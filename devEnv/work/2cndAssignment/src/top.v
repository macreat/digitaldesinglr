==> flow/design.v <==
`timescale 1ns/1ps
module baud_gen #(
    parameter integer CLK_FREQ_HZ = 1_600_000,
    parameter integer BAUD_RATE   = 100_000
)(
    input  wire clk,
    input  wire rst_n,
    input  wire en,       
    input  wire align,    
    output reg  tick
);
    localparam integer DIVISOR = CLK_FREQ_HZ / BAUD_RATE;
    integer count;
    always @(posedge clk or negedge rst_n) begin
        if (!rst_n) begin
            count <= 0;
            tick  <= 0;
        end else if (align) begin
            count <= 0;
            tick  <= 0;
        end else if (en) begin
            if (count == DIVISOR - 1) begin
                count <= 0;
                tick  <= 1;
            end else begin
                count <= count + 1;
                tick  <= 0;
            end
        end else begin
            tick <= 0;
        end
    end
endmodule
`timescale 1ns/1ps
module detector(
    input  wire [3:0] window,
    input  wire [3:0] pattern,
    output wire match
);
    assign match = (window == pattern);
endmodule
`timescale 1ns/1ps
module sipo_reg #(
    parameter WIDTH = 8
)(
    input  wire clk,
    input  wire rst_n,
    input  wire shift_en,
    input  wire bit_in,
    output reg  [WIDTH-1:0] data_out
);
    always @(posedge clk or negedge rst_n) begin
        if (!rst_n)
            data_out <= 0;
        else if (shift_en)
            data_out <= {data_out[WIDTH-2:0], bit_in};  
    end
endmodule
`timescale 1ns/1ps
module top #(
    parameter integer CLK_FREQ_HZ = 1_600_000,
    parameter integer BAUD_RATE   = 100_000,
    parameter integer ID_LAST_DIGIT = 6
)(
    input  wire clk,
    input  wire rst_n,
    input  wire rx,
    output wire match,
    output wire framing_error,
    output wire [7:0] shift_window,
    output wire frame_done,
    output wire bit_strobe
);
    localparam [3:0] PATTERN = ID_LAST_DIGIT[3:0];
    wire baud_tick, sampler_align, sampler_bit_valid, sampler_bit, sampler_busy;
    wire match_comb;
    wire [3:0] window_next;
    reg match_toggle;
    reg [1:0] match_sync;
    reg match_pending;
    baud_gen #(.CLK_FREQ_HZ(CLK_FREQ_HZ), .BAUD_RATE(BAUD_RATE)) U_BAUD (
        .clk(clk), .rst_n(rst_n),
        .en(sampler_busy), .align(sampler_align), .tick(baud_tick)
    );
    uart_sampler #(.CLK_FREQ_HZ(CLK_FREQ_HZ), .BAUD_RATE(BAUD_RATE)) U_SAMPLER (
        .clk(clk), .rst_n(rst_n), .rx(rx),
        .tick(baud_tick), .align(sampler_align),
        .bit_valid(sampler_bit_valid),
        .bit_data(sampler_bit),
        .framing_error(framing_error),
        .frame_done(frame_done),
        .busy(sampler_busy)
    );
    sipo_reg #(.WIDTH(8)) U_SIPO (
        .clk(clk), .rst_n(rst_n),
        .shift_en(sampler_bit_valid),
        .bit_in(sampler_bit),
        .data_out(shift_window)
    );
    detector U_DETECTOR (
        .window(shift_window[3:0]),
        .pattern(PATTERN),
        .match(match_comb)
    );
    assign window_next = {shift_window[2:0], sampler_bit};
    assign bit_strobe = sampler_bit_valid;
    always @(posedge clk or negedge rst_n) begin
        if (!rst_n)
            match_pending <= 0;
        else if (sampler_bit_valid)
            match_pending <= (window_next == PATTERN);
        else
            match_pending <= 0;
    end
    always @(posedge clk or negedge rst_n) begin
        if (!rst_n)
            match_toggle <= 0;
        else if (match_pending)
            match_toggle <= ~match_toggle;
    end
    always @(posedge clk or negedge rst_n) begin
        if (!rst_n)
            match_sync <= 0;
        else
            match_sync <= {match_sync[0], match_toggle};
    end
    assign match = match_sync[1] ^ match_sync[0];
endmodule
`timescale 1ns/1ps
module uart_sampler #(
    parameter integer CLK_FREQ_HZ = 1_600_000,
    parameter integer BAUD_RATE   = 100_000
)(
    input  wire clk,
    input  wire rst_n,
    input  wire rx,
    input  wire tick,
    output reg  align,
    output reg  bit_valid,
    output reg  bit_data,
    output reg  framing_error,
    output reg  frame_done,
    output reg  busy
);
    localparam integer BIT_TOTAL = 8;
    reg [3:0] bit_count;
    reg rx_d, rx_q;
    always @(posedge clk) begin
        rx_q <= rx_d;
        rx_d <= rx;
    end
    wire start_detected = (rx_q == 1 && rx_d == 0);  
    always @(posedge clk or negedge rst_n) begin
        if (!rst_n) begin
            busy <= 0;
            align <= 0;
            bit_valid <= 0;
            frame_done <= 0;
            framing_error <= 0;
            bit_count <= 0;
        end else begin
            align <= 0;
            bit_valid <= 0;
            frame_done <= 0;
            if (!busy && start_detected) begin
                busy <= 1;
                align <= 1;      
                bit_count <= 0;
            end else if (busy && tick) begin
                bit_data <= rx_d;
                bit_valid <= 1;
                bit_count <= bit_count + 1;
                if (bit_count == BIT_TOTAL - 1) begin
                    busy <= 0;
                    frame_done <= 1;
                end
            end
        end
    end
endmodule
Tool chain data of top
The steps from the RTL of top to its reports follow in flow order.
Line numbers count from 1 in the design file above.
Cell names lack the library's common part.
Not given: n/a
- top: top
- clock: clk
- cell library: sky130hd
- library corner: tt_025C_1v80

After elaboration
Source: Yosys, flattened and elaborated, memories not mapped. Widths are those after wreduce. Registers that Yosys merges into a memory's read port (data or address) are not register bits. Print and check cells do not count. Equal cells are merged and count once.
- noted input port bits: 3
- elaborated cells at 50
- bits in registers: 56
- noted muxes and demuxes: 18
- $add $sub $neg at 2
- noted equality and inequality tests: 3
- reduce/logical cells at 9
- bitwise operators at 4
- operators by type and width (kind ; number):
    32-bit 2-to-1 mux ; 3
    32-bit by 2-bit adder with 32-bit output with constant B ; 1
    32-bit by 5-bit equality test with 1-bit output with constant B ; 1
    1-bit 2-to-1 mux ; 13
    4-bit by 3-bit equality test with 1-bit output with constant B ; 2
    4-bit 2-to-1 mux ; 2
    2-bit nonzero test ; 3
    4-bit by 1-bit adder with 4-bit output with constant B ; 1
    1-bit logical AND ; 3
    1-bit inverter ; 3
    3-bit AND reduction ; 1
    2-bit AND reduction ; 1
    1-bit bitwise XOR ; 1
    1-bit zero test ; 1

Depth
Longest topological path by Yosys (ltp), each cell counted once; first at word level (registers and memories cut), then after technology mapping (sequential cells cut; the memories' decode and read muxes count).
- word-level depth: 5
- noted ABC_AREA: 0
- noted mapped depth: 8
- noted gate-level depth less buffers: 6

Netlist
Source: synth_stat.txt of the flow (Yosys; design flattened, memories mapped). It holds for the ABC_AREA given above (unset counts as 0); a run with the other value may have another netlist.
Totals and module areas in this step are rounded.
- cells by type (type ; number):
    dfrtp_1 ; 53
    nand2_1 ; 27
    nor2_1 ; 27
    xor2_1 ; 11
    nand4_1 ; 14
    mux2_2 ; 7
    xnor2_1 ; 8
    and3_1 ; 9
    nor4_1 ; 9
    a31oi_1 ; 8
    nand3_1 ; 10
    a21oi_1 ; 9
    nor4_4 ; 2
    dfxtp_1 ; 2
    edfxtp_1 ; 1
    o21ai_0 ; 6
    inv_1 ; 7
    ha_1 ; 2
Not listed: further types 31, cells in them 53.
- mapped area: 2690 um2
- flip-flop cells: 56
- sequential part of the area: 1400 um2
- cell count: 265
- noted buffers: 10
The figures by module come from a second, unflattened synthesis with its own total; it is not the netlist above.
- cells (unflattened synthesis) at 261
- area (unflattened synthesis) at 2700 um2
Each row is one instance without its submodules.
- modules (module ; sequential area (um2) ; area (um2) ; cells ; instances):
    baud_gen ; 826 ; 1820 ; 201 ; 1
    uart_sampler ; 270 ; 415 ; 35 ; 1
    sipo_reg #(WIDTH=8) ; 200 ; 332 ; 17 ; 1
    top ; 100 ; 130 ; 8 ; 1

Path before layout
OpenSTA on the mapped netlist: ideal clock, no wires. The path of least setup slack (recovery checks aside). Input and output delay are each 20% of the period. Register names are those of the netlist, which keeps one name where synthesis merged equal registers.
- path kind: reg2reg
- start: register U_BAUD.count[0]
- end: register U_BAUD.count[18]
- noted path slack: 0.135 ns
- driving pins on the path at 9
- period at 2.01 ns
- path delay at 1.875 ns
- noted library setup time: 0.082 ns
- data arrival time: 1.793 ns
- data required time at 1.928 ns
- path buffers: 2
- noted period reached after synthesis: 1.875 ns
"path delay" is the arrival time less input delay plus setup time.
"driving pins on the path": output pins that drive a net of the path, with the launching flip-flop's if there is one; two outputs of one cell count as two.
"period reached after synthesis" = period - worst setup slack (recovery checks aside). The figure is calculated, with input and output delays left at 20% of the set period.
Between the ends stands the longest chain of elaborated cells between them, by number of cells; it is not shown to be the way that was timed. Of several equally long chains one is given.
Each line given opens the expression or statement behind the cell; cells for indexed reads and writes are added by Yosys, which also makes memories of some case tables.
At most two assigning lines are given for a register; there are more.
- cell sequence: dfrtp_1 > ha_1 > nor4bb_1 > and4_1 > a21oi_1 > buf_2 > buf_1 > nand2_1 > a31oi_1
- cells in the longest elaborated chain at 4
- ends and longest elaborated chain, after synthesis (what ; line ; source):
    start, declared ; 13 ; integer count;
    start, assigned ; 16 ; count <= 0;
    start, assigned ; 26 ; count <= count + 1;
    32-bit by 2-bit adder with 32-bit output ; 26 ;
    32-bit 2-to-1 mux ; 22 ; if (count == DIVISOR - 1) begin
    32-bit 2-to-1 mux ; 21 ; end else if (en) begin
    32-bit 2-to-1 mux ; 18 ; end else if (align) begin
    end, assigned ; 19 ; count <= 0;
    end, assigned ; 26 ;
    end, declared ; 13 ;

Timing after layout
Path of least setup slack in the final report of flow run 1 (OpenROAD, finished layout, wires in). Where an end is a register, its clock arrival counts in the times.
- path kind: reg2reg
- start: register U_BAUD.count[1]
- end: register U_BAUD.count[22]
- noted library setup time: 0.07 ns
- period at 2.09 ns
- driving pins on the path at 7
- noted path slack: 0.25 ns
- data required time at 2.34 ns
- path buffers: 0
- data arrival time: 2.09 ns
Between the ends stands the longest chain of elaborated cells between them, by number of cells; it is not shown to be the way that was timed. Of several equally long chains one is given.
At most two assigning lines are given for a register; there are more.
- cell sequence: dfrtp_1 > ha_4 > nor4bb_1 > and4_1 > and2_4 > or4_1 > a21oi_1
- cells in the longest elaborated chain at 4
- ends and longest elaborated chain, after layout (what ; line ; source):
    start, declared ; 13 ; integer count;
    start, assigned ; 16 ; count <= 0;
    start, assigned ; 26 ; count <= count + 1;
    32-bit by 2-bit adder with 32-bit output ; 26 ;
    32-bit 2-to-1 mux ; 22 ; if (count == DIVISOR - 1) begin
    32-bit 2-to-1 mux ; 21 ; end else if (en) begin
    32-bit 2-to-1 mux ; 18 ; end else if (align) begin
    end, assigned ; 19 ; count <= 0;
    end, assigned ; 26 ;
    end, declared ; 13 ;

Below are 2 stored runs of the flow (Yosys, OpenROAD; platform sky130hd) on top, each with its settings and what was measured, unordered. Constraints: input delay and output delay 20% of the set period each, output load 0.01 pF.
"total power after layout" rests on the timing tool's default activity at the inputs, not on a simulated workload.
Results are given in rounded form.

Flow run 1

==> flow/run.sh <==
#!/bin/bash
# the make line also repeats the synthesis and layout settings of config.mk as NAME=value (left out here)
make -C /OpenROAD-flow-scripts/flow DESIGN_CONFIG=/design/flow/config.mk WORK_HOME=/design/flow/orfs CLKGATE_MAP_FILE= finish
==> flow/config.mk <==
export PLATFORM = sky130hd
export DESIGN_NAME = top
export DESIGN_NICKNAME = top
export VERILOG_FILES = /design/flow/design.v
export SDC_FILE = /design/flow/constraint.sdc
export NUM_CORES = 4
export LEC_CHECK = 0
export CAP_MARGIN = 20
export CORE_MARGIN = 2
export CORE_UTILIZATION = 40
export SETUP_SLACK_MARGIN = 0.19
export SLEW_MARGIN = 20
==> flow/constraint.sdc <==
create_clock -name core_clock -period 2.09 [get_ports {clk}]
set_input_delay 0.4180 -clock core_clock [delete_from_list [all_inputs] [get_ports {clk}]]
set_output_delay 0.4180 -clock core_clock [all_outputs]
set_load 0.01 [all_outputs]

Measured in flow run 1:
- noted the worst setup slack after layout: 0.250 ns
- total power after layout at 2560 µW
- netlist area reported by Yosys: 2690 um2
- die size: 7400 um2
- utilization: 49.2 %

Flow run 2

==> flow/run.sh <==
#!/bin/bash
# the make line also repeats the synthesis and layout settings of config.mk as NAME=value (left out here)
make -C /OpenROAD-flow-scripts/flow DESIGN_CONFIG=/design/flow/config.mk WORK_HOME=/design/flow/orfs CLKGATE_MAP_FILE= finish
==> flow/config.mk <==
export PLATFORM = sky130hd
export DESIGN_NAME = top
export DESIGN_NICKNAME = top
export VERILOG_FILES = /design/flow/design.v
export SDC_FILE = /design/flow/constraint.sdc
export NUM_CORES = 4
export LEC_CHECK = 0
export ABC_AREA = 1
export CAP_MARGIN = 40
export CORE_MARGIN = 2
export CORE_UTILIZATION = 23
export MIN_ROUTING_LAYER = met1
export PLACE_DENSITY_LB_ADDON = 0.03
export SETUP_SLACK_MARGIN = 0.02
export SLEW_MARGIN = 20
export TNS_END_PERCENT = 90
==> flow/constraint.sdc <==
create_clock -name core_clock -period 2.49 [get_ports {clk}]
set_input_delay 0.4980 -clock core_clock [delete_from_list [all_inputs] [get_ports {clk}]]
set_output_delay 0.4980 -clock core_clock [all_outputs]
set_load 0.01 [all_outputs]

Measured in flow run 2:
- noted the worst setup slack after layout: 0.548 ns
- total power after layout at 2240 µW
- netlist area reported by Yosys: 3060 um2
- die size: 14300 um2
- utilization: 27.0 %
