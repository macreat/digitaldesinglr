==> flow/design.v <==
module pwm_divider #(
    parameter CLK_FREQ = 50_000_000   
)(
    input  wire clk,
    input  wire rstn,
    input  wire [1:0] pow2,    
    input  wire [1:0] pow5,    
    output reg  tick           
);
    localparam integer BASE_DIV = 1000;
    reg [31:0] counter;
    reg [31:0] limit;
    function [31:0] pow5_factor(input [1:0] p5);
        case (p5)
            2'd0: pow5_factor = 1;     
            2'd1: pow5_factor = 5;     
            2'd2: pow5_factor = 25;    
            default: pow5_factor = 125;  
        endcase
    endfunction
    always @(*) begin
        limit = (BASE_DIV << pow2);         
        limit = limit * pow5_factor(pow5);  
    end
    always @(posedge clk) begin
        if (!rstn) begin
            counter <= 0;
            tick <= 1'b0;
        end else begin
            if (counter == limit - 1) begin
                counter <= 0;
                tick <= 1'b1;   
            end else begin
                counter <= counter + 1;
                tick <= 1'b0;
            end
        end
    end
endmodule
### From RTL to reports: pwm_divider

The steps from the RTL of pwm_divider to its reports follow in flow order.
Line numbers count from 1 in the design file above.
A cell with n/a has no value.

| inputs | value |
|---|---|
| top | pwm_divider |
| clock port | clk |
| library | sky130hd |
| library corner | tt_025C_1v80 |

### Word level

Yosys after proc, flatten, opt, wreduce and memory -nomap, before mapping. Enables and synchronous resets that opt folds into registers are not counted as muxes. Memory bits, and registers merged into a memory's read port (data or address), are not among the register bits. Print and check cells are not counted. Equal cells are merged and count once.

| storage and ports | value |
|---|---|
| output and inout bits | 1 |
| input port bits | 6 |
| register bits after elaboration | 33 |
| word-level cells | 14 |

| cells by class | value |
|---|---|
| reduce/logical cells | 2 |
| $add $sub $neg | 2 |
| shift operators | 1 |
| bitwise gates (word level) | 1 |
| multiplexer cells | 2 |
| eq/ne operators | 3 |
| multiply operators | 1 |

Operators with widths:

| operator | count |
|---|---|
| multiplier 32 x 32 -> 32 bit | 1 |
| left shift 11 x 2 -> 32 bit with constant A | 1 |
| adder 32 x 1 -> 32 bit with constant B | 1 |
| subtractor 32 x 1 -> 32 bit with constant B | 1 |
| equality test 32 bit | 1 |
| parallel mux 7 bit (select 3 bit) | 1 |
| equality test 2 x 1 -> 1 bit with constant B | 1 |
| equality test 2 bit with constant B | 1 |
| logical NOT 2 bit | 1 |
| OR reduction 2 bit | 1 |
| NOT 1 bit | 1 |
| 2-to-1 mux 1 bit | 1 |

### Longest topological paths

Depth = most cells in a row (Yosys ltp): at word level without a register or memory, in the mapped netlist without a sequential cell, where the memories' decode and read muxes count.

| logic depth | value |
|---|---|
| word-level depth | 6 |
| ABC_AREA | 0 |
| depth in mapped cells | 21 |
| gate-level depth less buffers | 19 |

### Mapped cells and area

Yosys stat after the flow's synthesis: flattened, memories mapped to cells. It holds for the ABC_AREA given above (unset counts as 0); a run with the other value may have another netlist.
The area totals of this step are shown rounded.

Cells by type:

| cell | count | area in all (um^2) |
|---|---|---|
| sky130_fd_sc_hd__dfxtp_1 | 33 | 660.634 |
| sky130_fd_sc_hd__fa_1 | 29 | 580.557 |
| sky130_fd_sc_hd__ha_1 | 43 | 538.016 |
| sky130_fd_sc_hd__xnor2_1 | 49 | 429.162 |
| sky130_fd_sc_hd__nand2_1 | 69 | 258.998 |
| sky130_fd_sc_hd__inv_1 | 50 | 187.68 |
| sky130_fd_sc_hd__nor2_1 | 45 | 168.912 |
| sky130_fd_sc_hd__nand3_1 | 24 | 120.115 |
| sky130_fd_sc_hd__and2_1 | 15 | 93.84 |
| sky130_fd_sc_hd__and3_1 | 12 | 75.072 |
| sky130_fd_sc_hd__xor2_1 | 8 | 70.067 |
| sky130_fd_sc_hd__a21oi_1 | 13 | 65.062 |
| sky130_fd_sc_hd__nand4_1 | 10 | 62.56 |
| sky130_fd_sc_hd__and4_1 | 5 | 43.792 |
| sky130_fd_sc_hd__buf_2 | 8 | 40.038 |
| sky130_fd_sc_hd__a21o_1 | 5 | 37.536 |
| sky130_fd_sc_hd__nor2b_1 | 6 | 37.536 |
| sky130_fd_sc_hd__buf_6 | 3 | 33.782 |

Not listed: further types 36, cells in them 79.

| mapped netlist | value |
|---|---|
| mapped area | 4100 um^2 |
| mapped cells | 506 |
| flip-flops | 33 |
| sequential area | 660 um^2 |
| buffers | 20 |

### Timing after synthesis

OpenSTA on the mapped netlist: ideal clock, no wires. The path of least setup slack (recovery checks aside). Input and output delay are each 20% of the period. Register names are those of the netlist, which keeps one name where synthesis merged equal registers.

| timing path post-synthesis | value |
|---|---|
| path type | input port to flip-flop |
| from | input port pow2[0] |
| to | register counter[22] |
| setup slack | 0.018 ns |
| required time | 5.928 ns |
| setup time | 0.112 ns |
| buffers on the path | 2 |
| external input delay | 1.208 ns |
| path delay | 4.814 ns |
| launch time at the first pin | 1.208 ns |
| arrival | 5.910 ns |
| period | 6.04 ns |
| stages | 18 |
| synthesis period reached | 6.022 ns |

"path delay" is the arrival time less input delay plus setup time.
"stages": output pins that drive a net of the path, with the launching flip-flop's if there is one; two outputs of one cell count as two.
"synthesis period reached" is the clock period less the worst setup slack; recovery checks do not enter. This is arithmetic on one report: input and output delays are still those of the set period (20% each).
The rows between start and end are the longest chain of elaborated cells between them; the timing report does not say that the signal goes this way. Where chains are equally long, one stands for them.
Each line given opens the expression or statement behind the cell; cells for indexed reads and writes are added by Yosys, which also makes memories of some case tables.
A register here has more assigning lines than the two given.

| on the way, post-synthesis | value |
|---|---|
| cells stage by stage | sky130_fd_sc_hd__buf_2 sky130_fd_sc_hd__nand2b_1 sky130_fd_sc_hd__nand2_1 sky130_fd_sc_hd__fa_1 sky130_fd_sc_hd__fa_1 sky130_fd_sc_hd__fa_1 sky130_fd_sc_hd__inv_1 sky130_fd_sc_hd__fa_1 sky130_fd_sc_hd__ha_1 sky130_fd_sc_hd__and3_1 sky130_fd_sc_hd__a221oi_4 sky130_fd_sc_hd__o21ai_1 sky130_fd_sc_hd__xnor2_1 sky130_fd_sc_hd__a2111oi_0 sky130_fd_sc_hd__nand4_1 sky130_fd_sc_hd__nor4_4 sky130_fd_sc_hd__buf_6 sky130_fd_sc_hd__nor2_1 |
| cells in the longest elaborated chain | 5 |
| elaborated cells between the ends (all ways) | 5 |
| source lines of those cells | 3 |
| those cells by class | 1 x add/sub; 1 x mul; 1 x eq/ne; 1 x shift; 1 x reduce/logical |

RTL lines, path post-synthesis:

| item | line | source |
|---|---|---|
| start, declared | 6 | `input  wire [1:0] pow2,` |
| left shift 11 x 2 -> 32 bit | 22 | `limit = (BASE_DIV << pow2);` |
| multiplier 32 x 32 -> 32 bit | 23 | `limit = limit * pow5_factor(pow5);` |
| subtractor 32 x 1 -> 32 bit | 30 | `if (counter == limit - 1) begin` |
| equality test 32 bit | 30 |  |
| OR reduction 2 bit | n/a |  |
| end, assigned | 31 | `counter <= 0;` |
| end, assigned | 34 | `counter <= counter + 1;` |
| end, declared | 11 | `reg [31:0] counter;` |

Subject: flow runs of pwm_divider

Hi,

pwm_divider on sky130hd: 2 stored runs with different settings, listed in no order. Input and output delays are each 20% of the period that was set; the output load is 0.01 pF.
Settings: - = not set for that run.

| run | period_ns | CORE_UTILIZATION | SETUP_SLACK_MARGIN | PLACE_DENSITY_LB_ADDON | CELL_PAD_IN_SITES_GLOBAL_PLACEMENT | GPL_TIMING_DRIVEN | SLEW_MARGIN | CAP_MARGIN | CORE_MARGIN | CELL_PAD_IN_SITES_DETAIL_PLACEMENT | MAX_ROUTING_LAYER |
|---|---|---|---|---|---|---|---|---|---|---|---|
| flow run 1 | 12.6 | 54 | 2.18 | 0.24 | 3 | 1 | 30 | 20 | 2 | - | - |
| flow run 2 | 11.3 | 55 | 2.61 | 0.29 | 0 | 0 | 5 | 20 | 2 | 2 | met5 |

Flow run 1: did not finish, placement stopped with FLW-0024
Flow run 2: did not finish, placement stopped with DPL-0033

Regards
